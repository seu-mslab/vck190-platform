==> flow/design.v <==
module loop_ctrl #(
    parameter AD_DATA_WIDTH = 256
) (
    input               clk,
    input               rstn,
    input  [255:0]      ad_in,
    input  [127:0]      da_ddr_in,
    output [127:0]      da_out,
    output reg [15:0]   sample0_r_ila,
    output reg [15:0]   sample0_i_ila,
    input [1:0]         index,           
    input               ri_sel,          
    input               switch_loop      
);
  reg [15:0] sample0_r, sample1_r, sample2_r, sample3_r;
  reg [15:0] sample0_i, sample1_i, sample2_i, sample3_i;
  reg [15:0] sample0_r_reg, sample1_r_reg, sample2_r_reg, sample3_r_reg;
  reg [15:0] sample0_i_reg, sample1_i_reg, sample2_i_reg, sample3_i_reg;
  always @(*) begin
    if (switch_loop) begin
      sample0_r_ila = sample0_r_reg;
      sample0_i_ila = sample0_i_reg;
    end else begin
      sample0_r_ila = {da_ddr_in[0+:8], da_ddr_in[32+:8]};
      sample0_i_ila = {da_ddr_in[64+:8], da_ddr_in[96+:8]};
    end
  end
  always @(posedge clk or negedge rstn) begin
    if (!rstn) begin
      sample0_r <= 'd0;
      sample1_r <= 'd0;
      sample2_r <= 'd0;
      sample3_r <= 'd0;
      sample0_i <= 'd0;
      sample1_i <= 'd0;
      sample2_i <= 'd0;
      sample3_i <= 'd0;
    end else begin
      sample0_r <= ad_in[207:192];
      sample1_r <= ad_in[223:208];
      sample2_r <= ad_in[239:224];
      sample3_r <= ad_in[255:240];
      sample0_i <= ad_in[143:128];
      sample1_i <= ad_in[159:144];
      sample2_i <= ad_in[175:160];
      sample3_i <= ad_in[191:176];
    end
  end
  always @(posedge clk or negedge rstn)
    if (!rstn) begin
      sample0_r_reg <= 'd0;
      sample1_r_reg <= 'd0;
      sample2_r_reg <= 'd0;
      sample3_r_reg <= 'd0;
      sample0_i_reg <= 'd0;
      sample1_i_reg <= 'd0;
      sample2_i_reg <= 'd0;
      sample3_i_reg <= 'd0;
    end else begin
      case (index)
        2'd0: begin
          sample0_r_reg <= sample0_r;
          sample1_r_reg <= sample1_r;
          sample2_r_reg <= sample2_r;
          sample3_r_reg <= sample3_r;
          sample0_i_reg <= sample0_i;
          sample1_i_reg <= sample1_i;
          sample2_i_reg <= sample2_i;
          sample3_i_reg <= sample3_i;
        end
        2'd1: begin
          sample0_r_reg <= {sample0_r[15], sample0_r[15:1]};
          sample1_r_reg <= {sample1_r[15], sample1_r[15:1]};
          sample2_r_reg <= {sample2_r[15], sample2_r[15:1]};
          sample3_r_reg <= {sample3_r[15], sample3_r[15:1]};
          sample0_i_reg <= {sample0_i[15], sample0_i[15:1]};
          sample1_i_reg <= {sample1_i[15], sample1_i[15:1]};
          sample2_i_reg <= {sample1_i[15], sample2_i[15:1]};
          sample3_i_reg <= {sample3_i[15], sample3_i[15:1]};
        end
        2'd2: begin
          sample0_r_reg <= {{2{sample0_r[15]}}, sample0_r[15:2]};
          sample1_r_reg <= {{2{sample1_r[15]}}, sample1_r[15:2]};
          sample2_r_reg <= {{2{sample2_r[15]}}, sample2_r[15:2]};
          sample3_r_reg <= {{2{sample3_r[15]}}, sample3_r[15:2]};
          sample0_i_reg <= {{2{sample0_i[15]}}, sample0_i[15:2]};
          sample1_i_reg <= {{2{sample1_i[15]}}, sample1_i[15:2]};
          sample2_i_reg <= {{2{sample2_i[15]}}, sample2_i[15:2]};
          sample3_i_reg <= {{2{sample3_i[15]}}, sample3_i[15:2]};
        end
        2'd3: begin
          sample0_r_reg <= {{3{sample0_r[15]}}, sample0_r[15:3]};
          sample1_r_reg <= {{3{sample1_r[15]}}, sample1_r[15:3]};
          sample2_r_reg <= {{3{sample2_r[15]}}, sample2_r[15:3]};
          sample3_r_reg <= {{3{sample3_r[15]}}, sample3_r[15:3]};
          sample0_i_reg <= {{3{sample0_i[15]}}, sample0_i[15:3]};
          sample1_i_reg <= {{3{sample1_i[15]}}, sample1_i[15:3]};
          sample2_i_reg <= {{3{sample2_i[15]}}, sample2_i[15:3]};
          sample3_i_reg <= {{3{sample3_i[15]}}, sample3_i[15:3]};
        end
        default: begin
          sample0_r_reg <= 'd0;
          sample1_r_reg <= 'd0;
          sample2_r_reg <= 'd0;
          sample3_r_reg <= 'd0;
          sample0_i_reg <= 'd0;
          sample1_i_reg <= 'd0;
          sample2_i_reg <= 'd0;
          sample3_i_reg <= 'd0;
        end
      endcase
    end
  wire [31:0] lane0_i;
  wire [31:0] lane1_i;
  wire [31:0] lane2_i;
  wire [31:0] lane3_i;
  assign lane0_i = {
    sample3_r_reg[15:8], sample2_r_reg[15:8], sample1_r_reg[15:8], sample0_r_reg[15:8]
  };
  assign lane1_i = {sample3_r_reg[7:0], sample2_r_reg[7:0], sample1_r_reg[7:0], sample0_r_reg[7:0]};
  assign lane2_i = {
    sample3_i_reg[15:8], sample2_i_reg[15:8], sample1_i_reg[15:8], sample0_i_reg[15:8]
  };
  assign lane3_i = {sample3_i_reg[7:0], sample2_i_reg[7:0], sample1_i_reg[7:0], sample0_i_reg[7:0]};
  reg [127:0] da_data_loop;
  always @(posedge clk or negedge rstn)
    if (!rstn) da_data_loop <= 'd0;
    else if (ri_sel)
      da_data_loop <= {
        lane3_i, lane2_i, lane1_i, lane0_i
      };
    else da_data_loop <= {lane1_i, lane0_i, lane3_i, lane2_i};
  assign da_out = switch_loop ? da_data_loop : da_ddr_in;
endmodule
# Reports on loop_ctrl
# The steps from the RTL of loop_ctrl to its reports follow in flow order.
# Line numbers count from 1 in the design file above.
# Library cell names are shortened.
# A cell with -- has no value.
[design]
top = "loop_ctrl"
clk_port = "clk"
cell_library = "sky130hd"
corner = "tt_025C_1v80"

# After elaboration
# Yosys after proc, flatten, opt, wreduce and memory -nomap, before mapping. Enables and synchronous resets that opt folds into registers are not counted as muxes. Memory bits, and registers merged into a memory's read port (data or address), are not among the register bits. Print and check cells are not counted. Equal cells are merged and count once.
[word_totals]
regBits = 384
out_inout_bits = 160
[op_classes]
n_eq = 3
mux = 12
n_reduce_logical = 1
[ops]
columns = ["operator", "count"]
rows = [
  ["16-bit case mux with 4-bit select", 8],
  ["128-bit 2-to-1 mux", 2],
  ["16-bit 2-to-1 mux", 2],
  ["2-bit equality test with constant B", 2],
  ["2-bit by 1-bit equality test with 1-bit output with constant B", 1],
  ["2-bit logical NOT", 1],
]

# Logic depth
# Yosys ltp: most cells in a row. Word level: on the elaborated netlist, between registers, memories and ports. Mapped: between sequential cells and ports; inverters and the memories' decode and read muxes count.
[logic_depth]
depth_word = 2
abc_area = 0
depth_mapped = 5
depth_no_buf = 2

# Netlist
# Source: synth_stat.txt of the flow (Yosys; design flattened, memories mapped). It holds for the ABC_AREA given above (unset counts as 0); a run with the other value may have another netlist.
[types]
columns = ["cell_type", "count", "type_area_um2"]
rows = [
  ["dfrtp_1", 384, 9.61E+03],
  ["mux2_2", 249, 2.8E+03],
  ["mux4_2", 104, 2.34E+03],
  ["nand2_1", 128, 480.461],
  ["buf_2", 44, 220.211],
  ["nand2b_1", 33, 206.448],
  ["buf_6", 9, 101.347],
  ["clkbuf_1", 6, 22.522],
  ["buf_4", 2, 15.014],
  ["nor2_2", 1, 6.256],
]
[mapped]
mapped_cells = 960
area_mm2 = 0.0158077
seq_area_mm2 = 0.0096092
flip_flops = 384
n_buf = 61

# Path before layout
# Source: OpenSTA report_checks on the synthesized netlist (no wires, ideal clock, input and output delay 20% of the period each), path of least setup slack; recovery checks are left aside. Register names are those of the netlist, which keeps one name where synthesis merged equal registers.
[synth_timing]
path_type = "input to output"
startpoint = "input port switch_loop"
endpoint = "output port da_out[109]"
clock_period_ns = 2.49
in_delay_ns = 0.498
t_first_pin_ns = 0.498
t_arrival_ns = 1.285
required_time_ns = 1.992
path_slack_ns = 0.707
path_delay_ns = 0.787
path_stages = 3
path_buffers = 2
period_less_setup_slack_ns = 1.783
# "path_delay_ns" is the arrival time less input delay plus setup time.
# A path that ends at an output port has no setup time.
# "path_stages" counts driving pins, that of a launching flip-flop among them; a cell with two outputs on the path counts twice.
# "period_less_setup_slack_ns" = period - worst setup slack (recovery checks aside). The figure is calculated, with input and output delays left at 20% of the set period.
# The rows between start and end are the longest chain of elaborated cells between them; the timing report does not say that the signal goes this way. Where chains are equally long, one stands for them.
# Each line given opens the expression or statement behind the cell; cells for indexed reads and writes are added by Yosys, which also makes memories of some case tables.
[synth_between]
path_cell_list = "buf_2 > buf_2 > mux2_2"
elab_chain_len = 1
[synth_lines]
columns = ["element", "line_no", "source"]
rows = [
  ["start, declared", 13, "input               switch_loop"],
  ["128-bit 2-to-1 mux", 133, "assign da_out = switch_loop ? da_data_loop : da_ddr_in;"],
  ["end, declared", 8, "output [127:0]      da_out,"],
]

# Worst path after layout
# From the final timing report of flow run A: the path of least setup slack in the routed layout; clock arrival at registers is part of the times.
[layout_timing]
path_type = "register to output"
startpoint = "register da_data_loop[55]"
endpoint = "output port da_out[55]"
clock_period_ns = 1.0
t_first_pin_ns = 0.53
t_arrival_ns = 1.37
required_time_ns = 0.80
path_slack_ns = -0.57
path_stages = 3
path_buffers = 1
# The rows between start and end are the longest chain of elaborated cells between them; the timing report does not say that the signal goes this way. Where chains are equally long, one stands for them.
# A register here has more assigning lines than the two given.
[layout_between]
path_cell_list = "dfrtp_1 > mux2_4 > buf_6"
elab_chain_len = 1
[layout_lines]
columns = ["element", "line_no", "source"]
rows = [
  ["start, declared", 125, "reg [127:0] da_data_loop;"],
  ["start, assigned", 129, "da_data_loop <= {"],
  ["start, assigned", 132, "else da_data_loop <= {lane1_i, lane0_i, lane3_i, lane2_i};"],
  ["128-bit 2-to-1 mux", 133, "assign da_out = switch_loop ? da_data_loop : da_ddr_in;"],
  ["end, declared", 8, "output [127:0]      da_out,"],
]

# Settings and measured results of 2 stored flow runs for module loop_ctrl (sky130hd), not sorted in any way. The constraints put input and output delay at 20% of the set period each and load the outputs with 0.01 pF.
# "critical_path_time_ns": the worst setup path's part of the clock period (all of it between registers, 20% less for each end at a port) less its slack. A launch clock that arrives late makes it longer, a capture clock that arrives late makes it shorter.
# By "power_total_uw" is meant OpenSTA's value without simulated activity: inputs other than the clock are taken to toggle once in ten clock periods, and the tool carries that through the logic.

[[run]]
name = "flow run A"
[run.settings]
period_ns = 1.0
CAP_MARGIN = 20
CORE_MARGIN = 2
CORE_UTILIZATION = 40
SLEW_MARGIN = 20
[run.results]
yosys.chip_area_mm2 = 0.0158077
final_die_area_mm2 = 0.0411258
cell_area_final_mm2 = 0.0233023
utilization_pct = 60.0
ws_setup_ns = -0.565
power_total_uw = 39482
critical_path_time_ns = 1.37
timing.worst_path_kind = "register to output"

[[run]]
name = "flow run B"
[run.settings]
period_ns = 1.3
CORE_UTILIZATION = 69
SETUP_SLACK_MARGIN = -0.09
CELL_PAD_IN_SITES_DETAIL_PLACEMENT = 1
GPL_TIMING_DRIVEN = 1
GPL_ROUTABILITY_DRIVEN = 0
CTS_CLUSTER_DIAMETER = 97
SLEW_MARGIN = 15
CAP_MARGIN = 20
CORE_MARGIN = 2
[run.results]
outcome = "no final report: placement broke off with a tool error"
